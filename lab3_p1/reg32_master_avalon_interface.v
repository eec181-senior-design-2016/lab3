==> flow/design.v <==
module reg32_master_avalon_interface(
input clk,
input reset_n,
input [31:0] readdata,
output read,
output write,
output [31:0] writedata,
output [3:0] byteenable
);
reg [31:0] From_slave = 32'd0;
reg Read_reg = 1'd0;
reg Write_reg = 1'd0;
assign byteenable = 4'b1111;
assign writedata = From_slave;
assign read = Read_reg;
assign write = Write_reg;
always @ (posedge clk) begin
	if(!reset_n) begin 
		From_slave <= 32'd0;
	end 
	else begin
		if (read && (readdata != 0)) begin
			From_slave <= readdata + 32'd1;
		end  
		else begin
			From_slave <= readdata;
		end 
	end  
end
always @ (Curr_tick) begin
	if(Curr_tick) begin
		Read_reg = 1'd1;
		Write_reg = 1'd1;
	end
	else begin
		Read_reg = 1'd0;
		Write_reg = 1'd0;
	end
end
parameter MAX_COUNT = 'd50_000_000;
reg [25:0] Curr_count = 0;
reg [25:0] Next_count = 0;
reg Curr_tick = 0;
reg Next_tick = 0;
always @(posedge clk) begin
		if (!reset_n) begin 
			Curr_count <= 0;
			Curr_tick <= 0;
		end  
		else begin
			Curr_count <= Next_count;
			Curr_tick <= Next_tick;
		end  
end  
always @(Curr_count, Curr_tick) begin
		if (!Curr_tick) begin 
			Next_count = Curr_count + 1;			
		end  
		else begin	
			Next_count = 0;							
		end  
		if(Curr_count > MAX_COUNT) begin
			Next_tick = 1'b1;
		end
		else begin
			Next_tick = 1'b0;
		end
end  
endmodule
======== From RTL to reports: reg32_master_avalon_interface ========
The steps from the RTL of reg32_master_avalon_interface to its reports follow in flow order.
Line numbers count from 1 in the design file above.
Operators carry their Yosys type and port widths (W data, S select, Z words).
Library cell names are shortened.
The mark - stands for no value.
inputs
  design top .............................. reg32_master_avalon_interface
  clock port .............................. clk
  library ................................. sky130hd
  corner .................................. tt_025C_1v80

======== Word-level counts ========
Yosys after proc, flatten, opt, wreduce and memory -nomap, before mapping. Enables and synchronous resets that opt folds into registers are not counted as muxes. Memory bits, and registers merged into a memory's read port (data or address), are not among the register bits. Print and check cells are not counted. Equal cells are merged and count once.
bit counts
  word-level cells ........................ 13
  bits of input ports ..................... 34
  bits in registers ....................... 59
  output and inout bits ................... 38
operators by class
  magnitude comparators ................... 1
  reduce/logical cells .................... 3
  multiplexer cells ....................... 3
  bitwise operators ....................... 1
  add/sub/neg operators ................... 2
operators with widths
  operator                 count
  $add A32 B1 Y32 const B  1
  $reduce_bool A32 Y1      1
  $mux W32                 1
  $add A26 B1 Y26 const B  1
  $gt A26 B26 Y1 const B   1
  $reduce_or A2 Y1         1
  $mux W1                  2
  $logic_and A1 B1 Y1      1
  $not A1 Y1               1

======== Longest topological paths ========
Yosys ltp: most cells in a row. Word level: on the elaborated netlist, between registers, memories and ports. Mapped: between sequential cells and ports; inverters and the memories' decode and read muxes count.
depth
  depth in word-level cells ............... 3
  ABC_AREA ................................ 1
  mapped depth ............................ 12
  depth with buffers taken out ............ 11

======== After synthesis ========
Source: synth_stat.txt of the flow (Yosys; design flattened, memories mapped). It holds for the ABC_AREA given above (unset counts as 0); a run with the other value may have another netlist.
The area totals of this step are shown rounded.
synthesis totals
  cells in the netlist .................... 640
  flip-flops .............................. 59
  mapped area ............................. 3900 sq um
cell types
  cell type  count  total area (sq um)
  dfxtp_1    59     1.18E+03
  nand2_1    210    788.256
  nor2_1     107    401.635
  inv_1      63     236.477
  nand3_1    46     230.221
  a21oi_1    38     190.182
  nand4_1    19     118.864
  nor2_4     10     112.608
  o21ai_0    15     75.072
  xor2_1     7      61.309
  buf_4      7      52.55
  ha_1       4      50.048
  buf_6      4      45.043
  nor2_2     6      37.536
  xnor2_1    4      35.034
  nand2_2    5      31.28
  nor3_1     6      30.029
  o21a_1     3      22.522
Not listed: further types 16, cells in them 27.

======== Timing after synthesis ========
OpenSTA on the mapped netlist: ideal clock, no wires. The path of least setup slack (recovery checks aside). Input and output delay are each 20% of the period. Register names are those of the netlist, which keeps one name where synthesis merged equal registers.
path post-synthesis
  kind .................................... input to register
  start ................................... input port readdata[0]
  end ..................................... register From_slave[15]
  buffers on the path ..................... 1
  slack ................................... 0.482 ns
  data required time ...................... 1.910 ns
  clock period ............................ 1.98 ns
  path delay .............................. 1.102 ns
  arrival ................................. 1.428 ns
  setup time .............................. 0.070 ns
  stages .................................. 11
  synthesis period reached ................ 1.498 ns
"path delay" = arrival - input delay + setup time.
"stages" counts driving pins, that of a launching flip-flop among them; a cell with two outputs on the path counts twice.
"synthesis period reached" = period - worst setup slack (recovery checks aside). The figure is calculated, with input and output delays left at 20% of the set period.
The rows between start and end are the longest chain of elaborated cells between them; the timing report does not say that the signal goes this way. Where chains are equally long, one stands for them.
Each line given opens the expression or statement behind the cell; cells for indexed reads and writes are added by Yosys, which also makes memories of some case tables.
At most two assigning lines are given for a register; there are more.
on the way, post-synthesis
  cells stage by stage .................... inv_1 ha_1 nand2_1 nor2_1 nand2_1 nor2_2 nand2_2 nand2_8 buf_6 nand2_1 a21oi_1
  length of the longest elaborated chain .. 3
  elaborated cells between the ends (all ways) .. 4
  RTL lines with such cells ............... 2
ends and longest elaborated chain, post-synthesis
  what                 RTL line  source
  start: declaration   4         input [31:0] readdata,
  $reduce_bool A32 Y1  22        if (read && (readdata != 0)) begin
  $logic_and A1 B1 Y1  22
  $mux W32             22
  end: assignment      23        From_slave <= readdata + 32'd1;
  end: assignment      26        From_slave <= readdata;
  end: declaration     10        reg [31:0] From_slave = 32'd0;

======== Timing after layout ========
From the final timing report of run 2: the path of least setup slack in the routed layout; clock arrival at registers is part of the times.
path after layout
  kind .................................... register to register
  start ................................... register Curr_count[1]
  end ..................................... register Curr_count[14]
  clock period ............................ 1.37 ns
  slack ................................... -0.08 ns
  data required time ...................... 1.61 ns
  arrival ................................. 1.68 ns
  buffers on the path ..................... 2
  stages .................................. 11
  setup time .............................. 0.10 ns
The rows between start and end are the longest chain of elaborated cells between them; the timing report does not say that the signal goes this way. Where chains are equally long, one stands for them.
on the way, after layout
  cells stage by stage .................... dfxtp_4 ha_4 nand2_4 nor2_4 inv_2 nor2_4 buf_4 buf_6 nand3_1 xor2_1 nor2_1
  length of the longest elaborated chain .. 1
  elaborated cells between the ends (all ways) .. 1
  RTL lines with such cells ............... 1
ends and longest elaborated chain, after layout
  what                RTL line  source
  start: declaration  41        reg [25:0] Curr_count = 0;
  start: assignment   47        Curr_count <= 0;
  start: assignment   51        Curr_count <= Next_count;
  $add A26 B1 Y26     57        Next_count = Curr_count + 1;
  end: assignment     47
  end: assignment     51
  end: declaration    41

Add stored flow runs of reg32_master_avalon_interface

Below are 2 stored runs of the flow (Yosys, OpenROAD; platform sky130hd) on reg32_master_avalon_interface, each with its settings and what was measured, unordered. Constraints: input delay and output delay 20% of the set period each, output load 0.01 pF.
By "achieved period" is meant the clock period of the run minus its worst setup slack. This is arithmetic on one report: input and output delays are still those of the set period (20% each).
"time of the worst setup path" is the time allowed to the run's worst setup path (the clock period less input and output delay, where it has them) less its slack. Clock arrival times count: a late capture clock shortens it, a late launch clock lengthens it.
By "total power of the final layout" is meant OpenSTA's value without simulated activity: inputs other than the clock are taken to toggle once in ten clock periods, and the tool carries that through the logic.
The results are shown rounded.

---- run 1 ----
settings
  period_ns = 3.98
  CORE_UTILIZATION = 69
  SETUP_SLACK_MARGIN = -0.12
  CELL_PAD_IN_SITES_DETAIL_PLACEMENT = 2
  TNS_END_PERCENT = 40
  GPL_TIMING_DRIVEN = 1
  CTS_CLUSTER_SIZE = 27
  MIN_ROUTING_LAYER = met1
  MAX_ROUTING_LAYER = met5
  CAP_MARGIN = 20
  CORE_MARGIN = 2
  SLEW_MARGIN = 20
results
  not finished: placement ended with error DPL-0033

---- run 2 ----
settings
  period_ns = 1.37
  CORE_UTILIZATION = 15
  SETUP_SLACK_MARGIN = 0.13
  CELL_PAD_IN_SITES_GLOBAL_PLACEMENT = 3
  TNS_END_PERCENT = 25
  ABC_AREA = 1
  MIN_ROUTING_LAYER = met1
  MAX_ROUTING_LAYER = met5
  CAP_MARGIN = 20
  CORE_MARGIN = 2
  SLEW_MARGIN = 20
results
  time of the worst setup path ............ 1.45 ns
  worst setup path kind ................... register to register
  total power of the final layout ......... 4800 µW
  setup slack of the worst path ........... -0.078 ns
  cell area after synthesis ............... 3900 sq um
  standard-cell area after routing ........ 6800 sq um
  achieved period ......................... 1.448 ns
  total negative setup slack .............. -0.38 ns
  worst hold slack after layout ........... 0.32 ns
  post-route utilization .................. 27%
  die size ................................ 27000 sq um
