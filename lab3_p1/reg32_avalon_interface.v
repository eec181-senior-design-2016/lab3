==> flow/design.v <==
module reg32(
	input [31:0] D,
	input [3:0] byteenable,
	input reset_n,
	input clock,
	output [31:0] Q
);
	reg [31:0] intern_reg;
	assign Q = intern_reg;
	always @ (posedge clock)
	begin
		if (~reset_n) begin
			intern_reg <= 32'd0;
		end
		else begin
		case (byteenable)
			'b1111: intern_reg 			<= D;
			'b0011: intern_reg[15:0] 	<= D[15:0];
			'b1100: intern_reg[31:16] 	<= D[31:16];
			'b0001: intern_reg[7:0] 	<= D[7:0];
			'b0010: intern_reg[15:8] 	<= D[15:8];
			'b0100: intern_reg[23:16] 	<= D[23:16];
			'b1000: intern_reg[31:24] 	<= D[31:24];
			default:begin
				intern_reg<= Q;
			end 
		endcase 
		end  
	end 
endmodule
module reg32_avalon_interface(
input clk,
input reset_n,
input write,
input [31:0] writedata,
input read,
output [31:0] readdata,
input [3:0] byteenable,
input chipselect,
output [31:0] Q_external
);
wire [3:0] local_byteenable;
wire [31:0] to_reg, from_reg;
assign to_reg = writedata;
assign readdata = from_reg;
assign Q_external = from_reg;
assign local_byteenable = (write) ? byteenable : 4'd0;   
reg32 U1(
.clock		(clk),
.reset_n		(reset_n),
.D				(to_reg),
.byteenable	(local_byteenable),
.Q				(from_reg)
);
endmodule
======== Tool chain data of reg32_avalon_interface ========
Tool output for the design above, in the order of the flow.
Lines are those of the file above, counted from 1.
Cell names lack the library's common part.
The mark -- stands for no value.
inputs
  design top .............................. reg32_avalon_interface
  clock ................................... clk
  library ................................. sky130hd
  library corner .......................... tt_025C_1v80

======== Word-level counts ========
Source: Yosys, flattened and elaborated, memories not mapped. Widths are those after wreduce; folded enables and synchronous resets count as part of the registers. Registers that Yosys merges into a memory's read port (data or address) are not register bits. Print and check cells do not count. Equal cells are merged and count once.
cells by class
  equality and inequality tests ........... 7
  shift-type cells ........................ 0
  div/mod/pow operators ................... 0
  bitwise operators ....................... 0
  add/sub/neg operators ................... 0
  $lt $le $gt $ge ......................... 0
  multiplexer cells ....................... 1
  reduce/logical cells .................... 4
  $mul .................................... 0
operators by type and width
  operator                                                                number
  3-bit OR reduction                                                      4
  4-bit equality test (second input constant)                             3
  4-bit by 2-bit equality test with 1-bit output (second input constant)  2
  4-bit by 1-bit equality test with 1-bit output (second input constant)  1
  4-bit by 3-bit equality test with 1-bit output (second input constant)  1
  4-bit two-way mux                                                       1
bit counts
  memory bits (read-only) ................. 0
  cells after elaboration ................. 16
  bits of input ports ..................... 41
  word width x clocked read ports ......... 0
  bits in latches ......................... 0
  bits in registers ....................... 32
  memory cells ............................ 0
  memory bits (writable) .................. 0

======== Depth ========
Depth = most cells in a row (Yosys ltp): at word level without a register or memory, in the mapped netlist without a sequential cell, where the memories' decode and read muxes count.
depth
  depth after elaboration ................. 3
  ABC_AREA ................................ 0
  mapped depth ............................ 5
  depth with buffers taken out ............ 3

======== Mapped cells and area ========
Yosys stat after the flow's synthesis: flattened, memories mapped to cells. It holds for the ABC_AREA given above (unset counts as 0); a run with the other value may have another netlist.
cells by type
  cell type  number  total area (µm²)
  dfxtp_1    32      640.614
  o2111ai_1  32      280.269
  o221ai_1   32      280.269
  buf_4      36      270.259
  or2_1      20      125.12
  nand2_1    32      120.115
  buf_6      6       67.565
  buf_2      10      50.048
  or2_0      8       50.048
  buf_8      2       30.029
  and3_1     4       25.024
  or2_2      4       25.024
  clkbuf_2   4       20.019
  and2_1     3       18.768
  clkbuf_1   3       11.261
  and2_2     1       7.507
  nor2_1     2       7.507
mapped netlist
  cell count .............................. 231
  flip-flop cells ......................... 32
  mapped area ............................. 2,029.4 µm²
  buffers ................................. 61
By module: a second synthesis without flattening, with its own total; a netlist apart from the flattened one above.
unflattened totals
  cell total of the unflattened synthesis .. 179
  area total of the unflattened synthesis .. 1,586.5 µm²
Rows give one instance, submodules left out.
modules
  module                  cells  instances  area (µm²)
  reg32                   143    1          1,321.3
  reg32_avalon_interface  36     1          265.3

======== Timing after synthesis ========
Path of least setup slack by OpenSTA after synthesis, without wires, with an ideal clock, recovery checks aside; 20% of the period is set as input and as output delay. Where synthesis merged equal registers, the netlist keeps one of their names.
timing post-synthesis
  path kind ............................... input port to flip-flop
  start point ............................. input byteenable[0]
  end point ............................... register U1.intern_reg[13]
  arrival ................................. 0.933 ns
  path slack .............................. 0.091 ns
  stages on the path ...................... 5
  clock period ............................ 1.16 ns
  path delay .............................. 0.836 ns
  required time ........................... 1.025 ns
  external input delay .................... 0.232 ns
  setup time .............................. 0.135 ns
  buffers on the path ..................... 2
  synthesis period reached ................ 1.069 ns
"path delay" = arrival - input delay + setup time.
"stages on the path" counts driving pins, that of a launching flip-flop among them; a cell with two outputs on the path counts twice.
"synthesis period reached" is the clock period less the worst setup slack; recovery checks do not enter. This is arithmetic on one report: input and output delays are still those of the set period (20% each).
Between the ends stands the longest chain of elaborated cells between them, by number of cells; it is not shown to be the way that was timed. Of several equally long chains one is given.
A line is the first line of the expression or statement that the cell stems from. Yosys adds cells for indexed reads and writes and turns some case tables into memories.
A register here has more assigning lines than the two given.
on the way, post-synthesis
  path through ............................ and3_1 > buf_6 > buf_8 > o2111ai_1 > o221ai_1
  length of the longest elaborated chain .. 3
  elaborated cells between the ends (all ways) .. 5
  classes of those cells .................. eq/ne: 3; mux: 1; reduce/logical: 1
RTL lines, path post-synthesis
  element                                         RTL line  text
  start, declared                                 38        input [3:0] byteenable,
  4-bit two-way mux                               47        assign local_byteenable = (write) ? byteenable : 4'd0;
  4-bit by 2-bit equality test with 1-bit output  16        case (byteenable)
  3-bit OR reduction                              --
  end, assigned                                   18        'b0011: intern_reg[15:0] <= D[15:0];
  end, assigned                                   21        'b0010: intern_reg[15:8] <= D[15:8];
  end, declared                                   8         reg [31:0] intern_reg;

======== Worst path after layout ========
From the final timing report of record 1: the path of least setup slack in the routed layout; clock arrival at registers is part of the times.
timing post-layout
  path kind ............................... flip-flop to output port
  start point ............................. register U1.intern_reg[1]
  end point ............................... output readdata[1]
  buffers on the path ..................... 1
  external output delay ................... 0.24 ns
  stages on the path ...................... 2
  arrival ................................. 0.92 ns
  clock period ............................ 1.19 ns
  path slack .............................. 0.04 ns
  required time ........................... 0.95 ns
A register here has more assigning lines than the two given.
on the way, post-layout
  path through ............................ dfxtp_1 > dlygate4sd2_1
  length of the longest elaborated chain .. 0
  elaborated cells between the ends (all ways) .. 0
RTL lines, path post-layout
  element          RTL line  text
  start, declared  8         reg [31:0] intern_reg;
  start, assigned  18        'b0011: intern_reg[15:0] <= D[15:0];
  start, assigned  20        'b0001: intern_reg[7:0] <= D[7:0];
  end, declared    37        output [31:0] readdata,

Ticket comment

Flow measurements of reg32_avalon_interface on sky130hd: 2 stored runs with different settings, listed in no order. Input and output delays are each 20% of the period that was set; the output load is 0.01 pF.
"period achieved" is the run's clock period less its worst setup slack. It is reckoned from that one timing run; input and output delays stay at 20% of the period that was set.
"critical setup path time" = time allowed to the worst setup path (clock period - input delay - output delay, where it has them) - its slack; a late launch clock adds to it, a late capture clock takes from it.
"overall power": no workload was simulated; the value follows from the tool's default switching activity.

---- record 1 ----
settings
  period_ns = 1.19
  CAP_MARGIN = 20
  CORE_MARGIN = 2
  CORE_UTILIZATION = 40
  SLEW_MARGIN = 20
results
  Yosys chip area after synthesis ......... 2,029.4 µm²
  period achieved ......................... 1.154 ns
  utilization in the final report ......... 60.9%
  final worst hold slack .................. 0.347 ns
  overall power ........................... 0.002736 W
  standard-cell area of the final layout .. 2,934.1 µm²
  total die area .......................... 5,659.6 µm²
  critical setup path time ................ 0.92 ns
  type of the worst setup path ............ flip-flop to output port
  smallest setup slack .................... 0.036 ns

---- record 2 ----
settings
  period_ns = 0.796
  CORE_UTILIZATION = 68
  SETUP_SLACK_MARGIN = 0.22
  PLACE_DENSITY_LB_ADDON = 0.12
  HOLD_SLACK_MARGIN = 0.21
  CORE_MARGIN = 5
  TNS_END_PERCENT = 25
  ABC_AREA = 0
  GPL_TIMING_DRIVEN = 0
  GPL_ROUTABILITY_DRIVEN = 0
  SLEW_MARGIN = 35
  MIN_ROUTING_LAYER = met1
  CAP_MARGIN = 20
results
  no final report: placement broke off with FLW-0024
