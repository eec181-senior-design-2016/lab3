==> flow/design.v <==
module sdram_master(
input						clk,
input						waitrequest,
input						readdatavalid,
input 		[15:0]	readdata,
input						reset_n,
input 					ready,
output reg				chipselect,				 
output reg 	[1:0]		byteenable,				 
output reg 				done,						 
output reg 				read_n,					 
output reg				write_n,					 
output reg 	[31:0]	address = BASE_ADDR,			 
output reg	[15:0]	writedata,				 
output 		[31:0]	toHexLed					 
);
localparam WAIT_ST = 0;	
localparam READY_ST = 1;	
localparam READ_ST = 2;
localparam MAX_ST = 3; 		
localparam MIN_ST = 4;		
localparam RESET_ST = 5;	
localparam IDLE_ST = 6;	
localparam BASE_ADDR 	 = 32'h0;		
localparam BASE_ADDR_MAX = 32'h14;		
localparam BASE_ADDR_MIN = 32'h16;
localparam MAX_READ_COUNT = 'h9;
localparam MAX_TIMER = 17'd100_000;
reg [2:0] 	State = RESET_ST;
reg [2:0]	State_next = RESET_ST;
reg [3:0] 	Read_count = 0;
reg [16:0] 	Timer = 0;
reg [15:0]	Maxnum = 0; 
reg [15:0]	Minnum = 16'hFFFF; 
reg [31:0]	address_next = BASE_ADDR; 
assign toHexLed = {Maxnum,Minnum};
always @ (posedge clk) begin
		chipselect 	<= 1'b1;
		byteenable 	<= 2'b11;
end 
always @ (posedge clk) begin
		if (reset_n == 0 || State == RESET_ST) begin
			done 		<= 0;
			read_n	    <= 1'b1;
			write_n 	<= 1'b1;	
		end	
		else begin
			done 		<= (Read_count > MAX_READ_COUNT)	? 1 : 0;
			read_n 	    <= (State == READ_ST)	? 0 : 1'b1;
			write_n 	<= (State == MAX_ST || State == MIN_ST)	? 0 : 1'b1;
		end
end 
always @ (posedge clk) begin
		if (reset_n == 0 || State == RESET_ST) begin
			State 		<= READY_ST;
			Read_count	<= 0;
			Timer 		<= 0;
            Maxnum      <= 0;
            Minnum      <= 16'hFFFF;
			address		<= BASE_ADDR;
			writedata	<= 0;
		end	
		else begin
			State 		<= State_next;
            Timer 		<= (State == WAIT_ST) ? Timer + 17'h1 : 0;
			Read_count	<= (State == READ_ST && readdatavalid) ? Read_count + 4'h1 : Read_count;
            Maxnum      <= (State == READ_ST && readdatavalid && Read_count < 4'hA && readdata > Maxnum) ? readdata : Maxnum;
            Minnum      <= (State == READ_ST && readdatavalid && Read_count < 4'hA && readdata < Minnum) ? readdata : Minnum;
			writedata	<= (State == MAX_ST) ? Maxnum : Minnum;
            address		<= address_next;
		end
end 
always @ (*) begin
	case (State)
	WAIT_ST:	begin   State_next = (Timer > MAX_TIMER) ? READY_ST : WAIT_ST;	end 
    READY_ST: 	begin	State_next = (ready) ? READ_ST : WAIT_ST;	end
	READ_ST:	begin	State_next = (Read_count > MAX_READ_COUNT) ? MAX_ST : READ_ST; end 
	MAX_ST:		begin   State_next = (waitrequest == 0) ? MIN_ST : MAX_ST;		end
	MIN_ST:		begin   State_next = (waitrequest == 0) ? IDLE_ST : MIN_ST;	    end
	IDLE_ST: 	begin	State_next = IDLE_ST;	end
	RESET_ST: 	begin	State_next = WAIT_ST;	end
	default: 	begin	State_next = RESET_ST;	end
	endcase
end 
always @ (*) begin
	case (State)
	READ_ST: 	begin address_next = (waitrequest == 0) ? address + 32'h2 : address; end
	MAX_ST:		begin address_next = BASE_ADDR_MAX; end
	MIN_ST:		begin address_next = BASE_ADDR_MIN; end
	RESET_ST: 	begin address_next = BASE_ADDR; end
	default: 	begin address_next = address; end
	endcase
end 
endmodule
== Step by step through the tools: sdram_master ==
The steps from the RTL of sdram_master to its reports follow in flow order.
Lines are those of the file above, counted from 1.
Library cell names are shortened.
Not given: -

* Top module: sdram_master
* Clock input: clk
* Standard-cell library: sky130hd
* Corner: tt_025C_1v80

== Word level ==
Yosys after proc, flatten, opt, wreduce and memory -nomap, before mapping. Memory bits, and registers merged into a memory's read port (data or address), are not among the register bits. Print and check cells are not counted.

* $add $sub $neg: 3
* Magnitude comparators: 5
* Equal/unequal tests: 7
* Multiplexer cells: 12
* Bitwise gates (word level): 2
* Reductions and logical operators: 10

{| class="wikitable"
|+ Operator list
! operator !! count
|-
| case mux 32 bit (select 4 bit) || 1
|-
| adder 32 x 2 -> 32 bit (second input constant) || 1
|-
| two-way mux 32 bit || 1
|-
| case mux 3 bit (select 7 bit) || 1
|-
| adder 17 x 1 -> 17 bit (second input constant) || 1
|-
| > comparator 17 bit (second input constant) || 1
|-
| > comparator 16 bit || 1
|-
| < comparator 16 bit || 1
|-
| two-way mux 16 bit || 1
|-
| equality test 3 bit (second input constant) || 3
|-
| equality test 3 x 2 -> 1 bit (second input constant) || 2
|-
| two-way mux 1 bit || 5
|-
| logical AND 1 bit || 4
|-
| adder 4 x 1 -> 4 bit (second input constant) || 1
|-
| > comparator 4 bit (second input constant) || 1
|-
| < comparator 4 bit (second input constant) || 1
|-
| nonzero test 4 bit || 1
|-
| two-way mux 2 bit || 2
|-
| equality test 3 x 1 -> 1 bit (second input constant) || 1
|-
| zero test 3 bit || 1
|-
| two-way mux 3 bit || 1
|-
| logical OR 1 bit || 2
|-
| NOT 1 bit || 2
|-
| != test 2 bit (second input constant) || 1
|-
| AND reduction 2 bit || 1
|-
| OR reduction 2 bit || 1
|}

* Register bits after elaboration: 107
* Input bits: 21
* Output and inout port bits: 86
* Word-level cells: 49

== Logic depth ==
Yosys ltp: most cells in a row. Word level: on the elaborated netlist, between registers, memories and ports. Mapped: between sequential cells and ports; inverters and the memories' decode and read muxes count.

* Word-level depth: 4
* ABC_AREA: 0
* Gate-level depth with buffers: 9
* Gate-level depth less buffers: 7

== Mapped cells and area ==
Source: synth_stat.txt of the flow (Yosys; design flattened, memories mapped). It holds for the ABC_AREA given above (unset counts as 0); a run with the other value may have another netlist.

{| class="wikitable"
|+ Cells by type
! cell type !! count !! area in all (um2)
|-
| dfxtp_1 || 106 || 2.12E+03
|-
| ha_1 || 37 || 462.944
|-
| a21oi_1 || 51 || 255.245
|-
| nand2_1 || 68 || 255.245
|-
| inv_1 || 58 || 217.709
|-
| nand4_1 || 33 || 206.448
|-
| nor2_1 || 54 || 202.694
|-
| nand3_1 || 39 || 195.187
|-
| xor2_1 || 19 || 166.41
|-
| o211ai_1 || 17 || 127.622
|-
| xnor2_1 || 13 || 113.859
|-
| nor3_1 || 22 || 110.106
|-
| clkbuf_1 || 27 || 101.347
|-
| and3_1 || 16 || 100.096
|-
| a211o_1 || 11 || 96.342
|-
| o21ai_0 || 19 || 95.091
|-
| or3_1 || 11 || 68.816
|-
| nor4_1 || 10 || 62.56
|}

Other cell types: 33; their cells: 76.

* Mapped cells: 687
* Chip area (Yosys): 5521.5 um2
* Area of sequential cells: 2122.0 um2
* Flip-flop cells: 106
* Buffers: 38

== Path before layout ==
Path of least setup slack by OpenSTA after synthesis, without wires, with an ideal clock, recovery checks aside; 20% of the period is set as input and as output delay. Where synthesis merged equal registers, the netlist keeps one of their names.

* Kind: input -> register
* Start: in readdata[15]
* End: reg Maxnum[10]
* Clock period: 2.8 ns
* Input delay: 0.560 ns
* Data arrival time: 2.310 ns
* Path slack: 0.360 ns
* Path delay: 1.880 ns
* Stages on the path: 8
* Synthesis period reached: 2.44 ns

"path delay" is the arrival time less input delay plus setup time.
"stages on the path" counts driving pins, that of a launching flip-flop among them; a cell with two outputs on the path counts twice.
"synthesis period reached" = period - worst setup slack (recovery checks aside). The figure is calculated, with input and output delays left at 20% of the set period.
Between the ends stands the longest chain of elaborated cells between them, by number of cells; it is not shown to be the way that was timed. Of several equally long chains one is given.
A line is the first line of the expression or statement that the cell stems from. Yosys adds cells for indexed reads and writes and turns some case tables into memories.

* Cell sequence: ha_1 -> nand4_1 -> nor4_1 -> a21o_1 -> clkbuf_1 -> a311o_1 -> clkbuf_1 -> o211ai_1
* Cells in the longest elaborated chain: 2
* Elaborated cells between the ends (all ways): 2
* Source lines of those cells: 1
* Classes of those cells: compare (1); reduce/logical (1)

{| class="wikitable"
|+ RTL lines, path after synthesis
! element !! line !! text
|-
| start, declared || 5 || <nowiki>input [15:0] readdata,</nowiki>
|-
| > comparator 16 bit || 67 || <nowiki>Maxnum      <= (State == READ_ST && readdatavalid && Read_count < 4'hA && readdata > Maxnum) ? readdata : Maxn ...</nowiki>
|-
| logical AND 1 bit || 67 ||
|-
| end, assigned || 58 || <nowiki>Maxnum      <= 0;</nowiki>
|-
| end, assigned || 67 ||
|-
| end, declared || 33 || <nowiki>reg [15:0] Maxnum = 0;</nowiki>
|}

== Timing after layout ==
Path of least setup slack in the final report of entry B (OpenROAD, finished layout, wires in). Where an end is a register, its clock arrival counts in the times.

* Kind: input -> register
* Start: in readdata[12]
* End: reg Maxnum[0]
* Clock period: 2.85 ns
* Input delay: 0.57 ns
* Data arrival time: 2.86 ns
* Path slack: 0.26 ns
* Stages on the path: 8

Between the ends stands the longest chain of elaborated cells between them, by number of cells; it is not shown to be the way that was timed. Of several equally long chains one is given.

* Cell sequence: clkdlybuf4s50_1 -> ha_1 -> nand4_1 -> nor4_1 -> o21ai_1 -> a311o_1 -> buf_4 -> o211ai_1
* Cells in the longest elaborated chain: 2
* Elaborated cells between the ends (all ways): 2
* Source lines of those cells: 1
* Classes of those cells: compare (1); reduce/logical (1)

{| class="wikitable"
|+ RTL lines, path post-layout
! element !! line !! text
|-
| start, declared || 5 || <nowiki>input [15:0] readdata,</nowiki>
|-
| > comparator 16 bit || 67 || <nowiki>Maxnum      <= (State == READ_ST && readdatavalid && Read_count < 4'hA && readdata > Maxnum) ? readdata : Maxn ...</nowiki>
|-
| logical AND 1 bit || 67 ||
|-
| end, assigned || 58 || <nowiki>Maxnum      <= 0;</nowiki>
|-
| end, assigned || 67 ||
|-
| end, declared || 33 || <nowiki>reg [15:0] Maxnum = 0;</nowiki>
|}

Subject: flow runs of sdram_master

Hi,

Measured results for sdram_master: 2 stored runs of the Yosys and OpenROAD flow on sky130hd. The settings differ; the order carries no meaning. The constraints put input and output delay at 20% of the set period each and load the outputs with 0.01 pF.
"achieved clock period" is the run's clock period less its worst setup slack. It is reckoned from that one timing run; input and output delays stay at 20% of the period that was set.
By "worst setup path time" is meant the share of the clock period that the worst setup path is allowed (20% is reserved at inputs, 20% at outputs), minus its slack. Clock arrival times at its registers enter into it.
"power": no workload was simulated; the value follows from the tool's default switching activity.

Entry A
==> flow/run.sh <==
#!/bin/bash
# the make line also repeats the synthesis and layout settings of config.mk as NAME=value (left out here)
make -C /OpenROAD-flow-scripts/flow DESIGN_CONFIG=/design/flow/config.mk WORK_HOME=/design/flow/orfs CLKGATE_MAP_FILE= finish
==> flow/config.mk <==
export PLATFORM = sky130hd
export DESIGN_NAME = sdram_master
export DESIGN_NICKNAME = sdram_master
export VERILOG_FILES = /design/flow/design.v
export SDC_FILE = /design/flow/constraint.sdc
export NUM_CORES = 4
export LEC_CHECK = 0
export CAP_MARGIN = 20
export CELL_PAD_IN_SITES_DETAIL_PLACEMENT = 1
export CORE_MARGIN = 5
export CORE_UTILIZATION = 64
export CTS_CLUSTER_DIAMETER = 21
export GPL_TIMING_DRIVEN = 0
export PLACE_DENSITY = 0.52
export SLEW_MARGIN = 5
export TNS_END_PERCENT = 10
==> flow/constraint.sdc <==
create_clock -name core_clock -period 3.47 [get_ports {clk}]
set_input_delay 0.6940 -clock core_clock [delete_from_list [all_inputs] [get_ports {clk}]]
set_output_delay 0.6940 -clock core_clock [all_outputs]
set_load 0.01 [all_outputs]

==> results of entry A <==
did not finish, placement stopped with DPL-0033

Entry B
==> flow/run.sh <==
#!/bin/bash
# the make line also repeats the synthesis and layout settings of config.mk as NAME=value (left out here)
make -C /OpenROAD-flow-scripts/flow DESIGN_CONFIG=/design/flow/config.mk WORK_HOME=/design/flow/orfs CLKGATE_MAP_FILE= finish
==> flow/config.mk <==
export PLATFORM = sky130hd
export DESIGN_NAME = sdram_master
export DESIGN_NICKNAME = sdram_master
export VERILOG_FILES = /design/flow/design.v
export SDC_FILE = /design/flow/constraint.sdc
export NUM_CORES = 4
export LEC_CHECK = 0
export CAP_MARGIN = 20
export CORE_MARGIN = 2
export CORE_UTILIZATION = 43
export SLEW_MARGIN = 20
==> flow/constraint.sdc <==
create_clock -name core_clock -period 2.85 [get_ports {clk}]
set_input_delay 0.5700 -clock core_clock [delete_from_list [all_inputs] [get_ports {clk}]]
set_output_delay 0.5700 -clock core_clock [all_outputs]
set_load 0.01 [all_outputs]

==> results of entry B <==
chip area after synthesis (Yosys): 5521.5 um2
die area: 13762.8 um2
standard-cell area of the final layout: 7134.3 um2
utilization: 56.8 %
worst setup slack after layout: 0.257 ns
total negative slack: 0.000 ns
worst hold slack: 0.480 ns
power: 0.003176 W
achieved clock period: 2.593 ns
worst setup path time: 2.02 ns
worst setup path kind: input -> register

Regards
